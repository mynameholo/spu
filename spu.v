==> flow/design.v <==
module reg_file #(
parameter  DEPTH = 16,
parameter  ADDR = 4,     
parameter  WIDTH = 16)
( 
input     rst,
input     clk,
input     w_en,                    
input     [ADDR-1:0]    w_addr,    
input     r1_en,                   
input     r2_en,                   
input     [ADDR-1:0]    r1_addr,   
input     [ADDR-1:0]    r2_addr,   
input     [WIDTH-1:0]   w_data,    
output    [WIDTH-1:0]   r1_data,   
output    [WIDTH-1:0]   r2_data    
);
reg [WIDTH-1:0]    rf[0:DEPTH-1];
assign  r1_data = (r1_en) ? rf[r1_addr] : {(WIDTH){1'b0}};
assign  r2_data = (r2_en) ? rf[r2_addr] : {(WIDTH){1'b0}};
always@(posedge clk or posedge rst)
begin: rf_block
  integer i;
  if(rst)
     for(i=0; i<DEPTH; i=i+1)        
           rf[i] <= {(WIDTH){1'b0}};
  else if(w_en)
           rf[w_addr] <= w_data;
end
endmodule
module spu(
input  clk,
input  rst,
input  start,                   
output stop,                    
input   [15:0] im_r_data,       
output  [7:0]  im_addr,         
output  im_rd,                  
output  [7:0] dm_addr,          
output  dm_rd,                  
output  dm_wr,                  
input  [15:0] dm_r_data,        
output [15:0] dm_w_data         
);
wire rf_s1;
wire rf_s0;
wire [7:0] rf_w_data;
wire [3:0] rf_w_addr;    
wire rf_w_wr;            
wire [3:0] rf_rp_addr;   
wire rf_rp_rd;           
wire [3:0] rf_rq_addr;   
wire rf_rq_rd;           
wire rf_rp_zero;
wire alu_s1;
wire alu_s0;
spu_ctrl c1(.clk(clk),
            .rst(rst),
            .start(start),             
            .stop(stop),               
            .im_r_data(im_r_data),     
            .im_addr(im_addr),         
            .im_rd(im_rd),             
            .dm_addr(dm_addr),         
            .dm_rd(dm_rd),             
            .dm_wr(dm_wr),             
            .rf_s1(rf_s1),
            .rf_s0(rf_s0),
            .rf_w_data(rf_w_data),
            .rf_w_addr(rf_w_addr),     
            .rf_w_wr(rf_w_wr),         
            .rf_rp_addr(rf_rp_addr),   
            .rf_rp_rd(rf_rp_rd),       
            .rf_rq_addr(rf_rq_addr),   
            .rf_rq_rd(rf_rq_rd),       
            .rf_rp_zero(rf_rp_zero),
            .alu_s1(alu_s1),
            .alu_s0(alu_s0)
);
spu_datapath d1(.clk(clk),
                .rst(rst),
                .rf_s1(rf_s1),
                .rf_s0(rf_s0),
                .rf_w_data(rf_w_data),
                .rf_w_addr(rf_w_addr),       
                .rf_w_wr(rf_w_wr),           
                .rf_rp_addr(rf_rp_addr),     
                .rf_rp_rd(rf_rp_rd),         
                .rf_rq_addr(rf_rq_addr),     
                .rf_rq_rd(rf_rq_rd),         
                .rf_rp_zero(rf_rp_zero),
                .alu_s1(alu_s1),
                .alu_s0(alu_s0),
                .dm_r_data(dm_r_data),       
                .dm_w_data(dm_w_data)        
);
endmodule
`timescale 1ns/10ps
module spu_ctrl(
input   clk,
input   rst,
input   start,                  
output  reg stop,               
input   [15:0] im_r_data,       
output  [7:0]  im_addr,         
output  reg im_rd,              
input   rf_rp_zero,
output  [7:0] dm_addr,          
output  reg dm_rd,              
output  reg dm_wr,              
output  reg rf_s1,
output  reg rf_s0,
output  reg [7:0] rf_w_data,
output  reg [3:0] rf_w_addr,    
output  reg rf_w_wr,            
output  reg [3:0] rf_rp_addr,   
output  reg rf_rp_rd,           
output  reg [3:0] rf_rq_addr,   
output  reg rf_rq_rd,           
output  reg alu_s1,
output  reg alu_s0
);
parameter [3:0]  INIT   = 4'd0, 
                 FETCH  = 4'd1,
		           DECODE = 4'd2,
		           LOAD   = 4'd3,
		           STORE  = 4'd4,
                 ADD    = 4'd5,
                 STOP   = 4'd6,
                 ADDI   = 4'd7,
                 SUB    = 4'd8,
                 LDC    = 4'd9,
                 JMPZ   = 4'd10;
parameter [3:0]  OP_LOAD  = 4'd0,
                 OP_STORE = 4'd1,
	              OP_ADD   = 4'd2,
                 OP_LDC   = 4'd3,
                 OP_ADDI  = 4'd4,
                 OP_SUB   = 4'd5,
                 OP_JMPZ  = 4'd6,
	              OP_STOP  = 4'd15;				  
reg [7:0] pc;     
reg pc_inc;
reg pc_clr;
reg pc_ld;
reg [15:0] ir;     
reg ir_ld;
reg [2:0] cs, ns;   
wire [3:0] ra, rb, rc;   
wire [3:0] op;           
wire [7:0] pc_jmpz;     
assign im_addr = pc;
assign op = ir[15:12];
assign ra = ir[11:8];
assign rb = ir[7:4];
assign rc = ir[3:0];
assign dm_addr = ir[7:0];
assign pc_jmpz = pc + ir[7:0];
always@(posedge clk or posedge rst)
begin
  if(rst)
     pc <= #1 8'd0;
  else if(pc_clr)
     pc <= #1 8'd0;
  else if(pc_inc)
     pc <= #1 (pc + 8'd1);
end
always@(posedge clk or posedge rst)
begin
  if(rst)
     ir <= #1 16'd0;
  else if(ir_ld)
     ir <= #1 im_r_data;
end
always@(posedge clk or posedge rst)
begin
  if(rst)
     cs <= #1 INIT;
  else 
     cs <= #1 ns;
end
always@(*)
begin
  case(cs)
  INIT:    if(start)
              ns = FETCH;
			  else
			     ns = INIT;
  FETCH:   ns = DECODE;
  DECODE:  case(op)
           OP_LOAD:  ns = LOAD;
			  OP_STORE: ns = STORE;
			  OP_ADD:   ns = ADD;
           OP_LDC:   ns = LDC;
           OP_SUB:   ns = SUB;
           OP_JMPZ:  ns = JMPZ;
			  OP_STOP:  ns = STOP; 
           default:  ns = INIT;
			  endcase
  LOAD:    ns = FETCH;
  STORE:   ns = FETCH;
  ADD:     ns = FETCH;
  LDC:     ns = FETCH;
  SUB:     ns = FETCH;
  JMPZ:    ns = FETCH;
  STOP:    ns = INIT;
  default: ns = INIT;
  endcase
end
always@(*)
begin
  im_rd = 1'b0;
  pc_clr = 1'b0;
  pc_inc = 1'b0;
  pc_ld  = 1'b0;
  ir_ld = 1'b0;  
  dm_rd = 1'b0;
  dm_wr = 1'b0;
  rf_s1 = 1'b0;
  rf_s0 = 1'b0;
  rf_w_data = 8'd0;
  rf_w_addr  = 4'd0;
  rf_w_wr = 1'b0;
  rf_rp_addr = 4'd0;
  rf_rp_rd = 1'b0;  
  rf_rq_addr = 4'd0;
  rf_rq_rd = 1'b0;  
  alu_s1 = 1'b0;
  alu_s0 = 1'b0;
  stop = 1'b0; 
  case(cs)
  INIT:    begin
             pc_clr = 1'b1;  
           end
  FETCH:   begin
             im_rd  = 1'b1;
				 ir_ld  = 1'b1;
			    pc_inc = 1'b1;  
           end
  LOAD:    begin
             dm_rd = 1'b1;
			    rf_s1 = 1'b0;
             rf_s0 = 1'b1; 
			    rf_w_addr = ra;
			    rf_w_wr = 1'b1;			  
           end
  STORE:   begin
             dm_wr = 1'b1; 
			    rf_rp_addr = ra;
			    rf_rp_rd = 1'b1;			  
           end
  ADD:     begin           
			    rf_rp_addr = rb;
			    rf_rp_rd = 1'b1;
             rf_s1 = 1'b0;
             rf_s0 = 1'b0;
			    rf_rq_addr = rc;
			    rf_rq_rd = 1'b1;
			    rf_w_addr = ra;
			    rf_w_wr = 1'b1;
	          alu_s1 = 1'b0;
	          alu_s0 = 1'b1;		  
           end
   SUB:     begin
             rf_rp_addr = rb;
             rf_rp_rd = 1'b1;
             rf_s1 = 1'b0;
             rf_s0 = 1'b0;
             rf_rq_addr = rc;
             rf_rq_rd = 1'b1;
             rf_w_addr = ra;
             rf_w_wr =1'b1;
             alu_s1 = 1'b1;
             alu_s0 = 1'b0;
            end
  STOP:    begin
             stop = 1'b1;  
           end
  default: begin
             im_rd = 1'b0;
             pc_clr = 1'b0;
             pc_inc = 1'b0;
             pc_ld  = 1'b0;
             ir_ld = 1'b0;  
             dm_rd = 1'b0;
             dm_wr = 1'b0;
             rf_s1 = 1'b0;
             rf_s0 = 1'b0;
             rf_w_data  = 8'd0;
             rf_w_addr  = 4'd0;
             rf_w_wr = 1'b0;
             rf_rp_addr = 4'd0;
             rf_rp_rd = 1'b0;  
             rf_rq_addr = 4'd0;
             rf_rq_rd = 1'b0;  
             alu_s1 = 1'b0;
             alu_s0 = 1'b0;
             stop = 1'b0;
			  end
  endcase
end
endmodule
module spu_datapath(
input clk,
input rst,
input rf_s1,
input rf_s0,
input  [3:0] rf_w_addr,   
input  rf_w_wr,           
input  [3:0] rf_rp_addr,  
input  rf_rp_rd,          
input  [3:0] rf_rq_addr,  
input  rf_rq_rd,          
input  [7:0] rf_w_data,   
input  alu_s1 ,
input  alu_s0 , 
input  [15:0] dm_r_data,  
output [15:0] dm_w_data,   
output rf_rp_zero
);
reg    [15:0] mux_out;     
wire   [15:0] rf_rp_data;   
wire   [15:0] rf_rq_data;   
reg    [15:0] alu_out;      
always@(*)begin
  case({rf_s1,rf_s0})
  2'd0: mux_out = alu_out;
  2'd1: mux_out = dm_r_data;
  2'd2: mux_out = rf_w_data;
  default : mux_out = 16'd0;
  endcase
end
assign dm_w_data = rf_rp_data;
assign rf_rp_zero = (rf_rp_data == 16'd0)?1:0;  
reg_file #(
 .DEPTH(16),
 .ADDR(4),
 .WIDTH(16))
rf(.rst(rst),
   .clk(clk),
   .w_en(rf_w_wr),         
   .w_addr(rf_w_addr),     
   .r1_en(rf_rp_rd),       
   .r2_en(rf_rq_rd),       
   .r1_addr(rf_rp_addr),   
   .r2_addr(rf_rq_addr),   
   .w_data(mux_out),       
   .r1_data(rf_rp_data),   
   .r2_data(rf_rq_data)    
);
always@(*)         
begin
  case({alu_s1,alu_s0})
  2'd0: alu_out = rf_rp_data;
  2'd1: alu_out = rf_rp_data + rf_rq_data;
  2'd2: alu_out = rf_rp_data - rf_rq_data;
  default: alu_out = 16'd0;
  endcase
end
endmodule
From RTL to reports: spu

The steps from the RTL of spu to its reports follow in flow order.
Lines are those of the file above, counted from 1.
Operators carry their Yosys type and port widths (W data, S select, Z words).
Cell names lack the library's common part.
Not given: --

Top module: spu
Clock input: clk
Cell library: sky130hd
Library corner: tt_025C_1v80

Elaborated design

Yosys after proc, flatten, opt, wreduce and memory -nomap, before mapping. Print and check cells are not counted. Equal cells are merged and count once.

Input port bits: 35
Flip-flop bits (word level): 283
Word-level cells: 126

Equal/unequal tests: 56
$add $sub $neg: 2
Reduce/logical cells: 27
Multiplexer cells: 22

Operators with widths:

| kind                  | count |
| $pmux W16 S16         | 2 |
| $eq A4 B4 Y1 const B  | 25 |
| $pmux W16 S2          | 2 |
| $eq A4 B3 Y1 const B  | 13 |
| $reduce_and A2 Y1     | 16 |
| $eq A4 B2 Y1 const B  | 8 |
| $mux W16              | 2 |
| $pmux W3 S6           | 1 |
| $add A16 B16 Y16      | 1 |
| $eq A4 B1 Y1 const B  | 4 |
| $logic_not A4 Y1      | 4 |
| $mux W8               | 2 |
| $pmux W3 S4           | 1 |
| $eq A3 B3 Y1 const B  | 3 |
| $mux W1               | 9 |
| $add A8 B1 Y8 const B | 1 |
| $pmux W4 S2           | 1 |
| $mux W4               | 2 |
| $eq A3 B2 Y1 const B  | 2 |
| $logic_not A2 Y1      | 2 |
| $reduce_or A2 Y1      | 2 |
| $eq A3 B1 Y1 const B  | 1 |
| $logic_not A3 Y1      | 1 |
| $reduce_or A3 Y1      | 1 |
| $reduce_bool A2 Y1    | 1 |

Depth

Longest topological path by Yosys (ltp), each cell counted once; first at word level (registers and memories cut), then after technology mapping (sequential cells cut; the memories' decode and read muxes count).

Word-level depth: 8
ABC_AREA: 0
Mapped depth: 23

Mapped cells and area

Yosys stat after the flow's synthesis: flattened, memories mapped to cells. It holds for the ABC_AREA given above (unset counts as 0); a run with the other value may have another netlist.
The area totals of this step are shown rounded.

Cell types:

| cell     | count | total area (µm²) |
| dfrtp_1  | 286   | 7.16E+03 |
| o21ai_0  | 198   | 990.95 |
| nand2_1  | 259   | 972.182 |
| a22oi_1  | 113   | 848.314 |
| mux2_2   | 60    | 675.648 |
| a21oi_1  | 75    | 375.36 |
| clkbuf_1 | 95    | 356.592 |
| nor2_1   | 83    | 311.549 |
| a222oi_1 | 30    | 300.288 |
| a22o_1   | 25    | 218.96 |
| a221oi_1 | 23    | 201.443 |
| ha_1     | 16    | 200.192 |
| a31oi_1  | 31    | 193.936 |
| nand3_1  | 38    | 190.182 |
| o21ai_1  | 38    | 190.182 |
| o221a_2  | 16    | 180.173 |
| nand4_1  | 23    | 143.888 |
| buf_4    | 14    | 105.101 |

Not listed: further types 57, cells in them 216.

Buffers: 140
Synthesis area: 15000 µm²
Cells in the netlist: 1639
Flip-flops: 287

The figures by module come from a second, unflattened synthesis with its own total; it is not the netlist above.

Cell total of the unflattened synthesis: 1631
Area (unflattened synthesis): 17000 µm²

Rows give one instance, submodules left out.

By module:

| module       | area (µm²) | instances | cells |
| reg_file     | 14000      | 1         | 1258 |
| spu_datapath | 1600       | 1         | 236 |
| spu_ctrl     | 1500       | 1         | 137 |
| spu          | 0.0        | 1         | 0 |

Timing after synthesis

OpenSTA on the mapped netlist: ideal clock, no wires. The path of least setup slack (recovery checks aside). Input and output delay are each 20% of the period. Register names are those of the netlist, which keeps one name where synthesis merged equal registers.

Kind: register -> register
Start point: register c1.ir[10]
End point: register d1.rf.rf[1][14]
Arrival: 4.565 ns
Data required time: 8.450 ns
Clock period: 8.6 ns
Driving pins on the path: 23
Setup time: 0.150 ns
Launch time at the first pin: 0.000 ns
Delay of the path: 4.715 ns
Path slack: 3.885 ns
Synthesis period reached: 4.715 ns

"delay of the path" = arrival - input delay + setup time.
"driving pins on the path": output pins that drive a net of the path, with the launching flip-flop's if there is one; two outputs of one cell count as two.
"synthesis period reached" = period - worst setup slack (recovery checks aside). The figure is calculated, with input and output delays left at 20% of the set period.
Between the ends stands the longest chain of elaborated cells between them, by number of cells; it is not shown to be the way that was timed. Of several equally long chains one is given.
Each line given opens the expression or statement behind the cell; cells for indexed reads and writes are added by Yosys, which also makes memories of some case tables.

Cell sequence: dfrtp_1 > buf_6 > and2_4 > a32o_1 > or2_1 > buf_2 > buf_6 > buf_6 > a22o_1 > a221oi_2 > a31oi_1 > ha_1 > fa_1 > a21oi_1 > o21ai_0 > a221oi_1 > o41ai_1 > nand3_1 > nand2_1 > xor2_1 > a22oi_1 > clkbuf_1 > a21oi_1
Length of the longest elaborated chain: 7
Elaborated cells between the ends (all ways): 25
RTL lines with such cells: 6

Ends and longest elaborated chain, after synthesis:

| what               | RTL line | source |
| start: declaration | 146      | `reg [15:0] ir;` |
| start: assignment  | 171      | `ir <= #1 16'd0;` |
| start: assignment  | 173      | `ir <= #1 im_r_data;` |
| $pmux W4 S2        | 231      | `case(cs)` |
| $eq A4 B4 Y1       | 19       | `assign  r1_data = (r1_en) ? rf[r1_addr] : {(WIDTH){1'b0}};` |
| $pmux W16 S16      | 19       |  |
| $mux W16           | 19       |  |
| $add A16 B16 Y16   | 355      | `2'd1: alu_out = rf_rp_data + rf_rq_data;` |
| $pmux W16 S2       | 353      | `case({alu_s1,alu_s0})` |
| $pmux W16 S2       | 326      | `case({rf_s1,rf_s0})` |
| end: assignment    | 26       | `rf[i] <= {(WIDTH){1'b0}};` |
| end: assignment    | 28       | `rf[w_addr] <= w_data;` |
| end: declaration   | 18       | `reg [WIDTH-1:0]    rf[0:DEPTH-1];` |

Path in the finished layout

From the final timing report of entry B: the path of least setup slack in the routed layout; clock arrival at registers is part of the times.

Kind: register -> output
Start point: register c1.cs
End point: output dm_w_data[9]
External output delay: 1.00 ns
Data required time: 4.01 ns
Path slack: 0.43 ns
Arrival: 3.58 ns
Clock period: 5.01 ns
Driving pins on the path: 13
Launch time at the first pin: 0.52 ns

An end named without its bit number is one bit of that signal or, where synthesis recoded a state register, one of its new flip-flops.

Cell sequence: dfrtp_1 > buf_4 > and2_1 > o22ai_1 > and2_2 > buf_4 > buf_4 > a22o_1 > a222oi_1 > and3_1 > a21oi_1 > buf_4 > clkdlybuf4s50_1

Ends and longest elaborated chain, after layout:

| what               | RTL line | source |
| start: declaration | 148      | `reg [2:0] cs, ns;` |
| start: assignment  | 178      | `cs <= #1 INIT;` |
| start: assignment  | 180      | `cs <= #1 ns;` |
| end: declaration   | 43       | `output [15:0] dm_w_data` |

Chain of elaborated cells between the ends: none given.

==> runs of spu <==
Below are 2 stored runs of the flow (Yosys, OpenROAD; platform sky130hd) on spu, each with its settings and what was measured, unordered. Constraints: input delay and output delay 20% of the set period each, output load 0.01 pF.
"clock period achieved" is the run's clock period less its worst setup slack. It is reckoned from that one timing run; input and output delays stay at 20% of the period that was set.
By "total power of the final layout" is meant OpenSTA's value without simulated activity: inputs other than the clock are taken to toggle once in ten clock periods, and the tool carries that through the logic.
Values from the reports are rounded here.
Settings: -- = not set for that run.
Among the results, -- means that no value is shown for the run.

| setting or result                      | entry A | entry B |
| period_ns                              | 3.85    | 5.01    |
| CORE_UTILIZATION                       | 42      | 40      |
| CORE_MARGIN                            | 2       | 2       |
| CELL_PAD_IN_SITES_DETAIL_PLACEMENT     | 2       | --      |
| CTS_CLUSTER_SIZE                       | 34      | --      |
| CTS_CLUSTER_DIAMETER                   | 21      | --      |
| SLEW_MARGIN                            | 0       | 20      |
| CAP_MARGIN                             | 20      | 20      |
| SETUP_SLACK_MARGIN                     | --      | 0.3     |
| setup TNS (ns)                         | --      | 0.000   |
| total power of the final layout (mW)   | --      | 7.4     |
| die outline area (µm²)                 | --      | 40000   |
| worst setup slack after layout (ns)    | --      | 0.43    |
| clock period achieved (ns)             | --      | 4.582   |
| standard-cell area after routing (µm²) | --      | 18000   |
| Yosys chip area after synthesis (µm²)  | --      | 15000   |

Entry A: incomplete, clock tree synthesis halted on DPL-0033
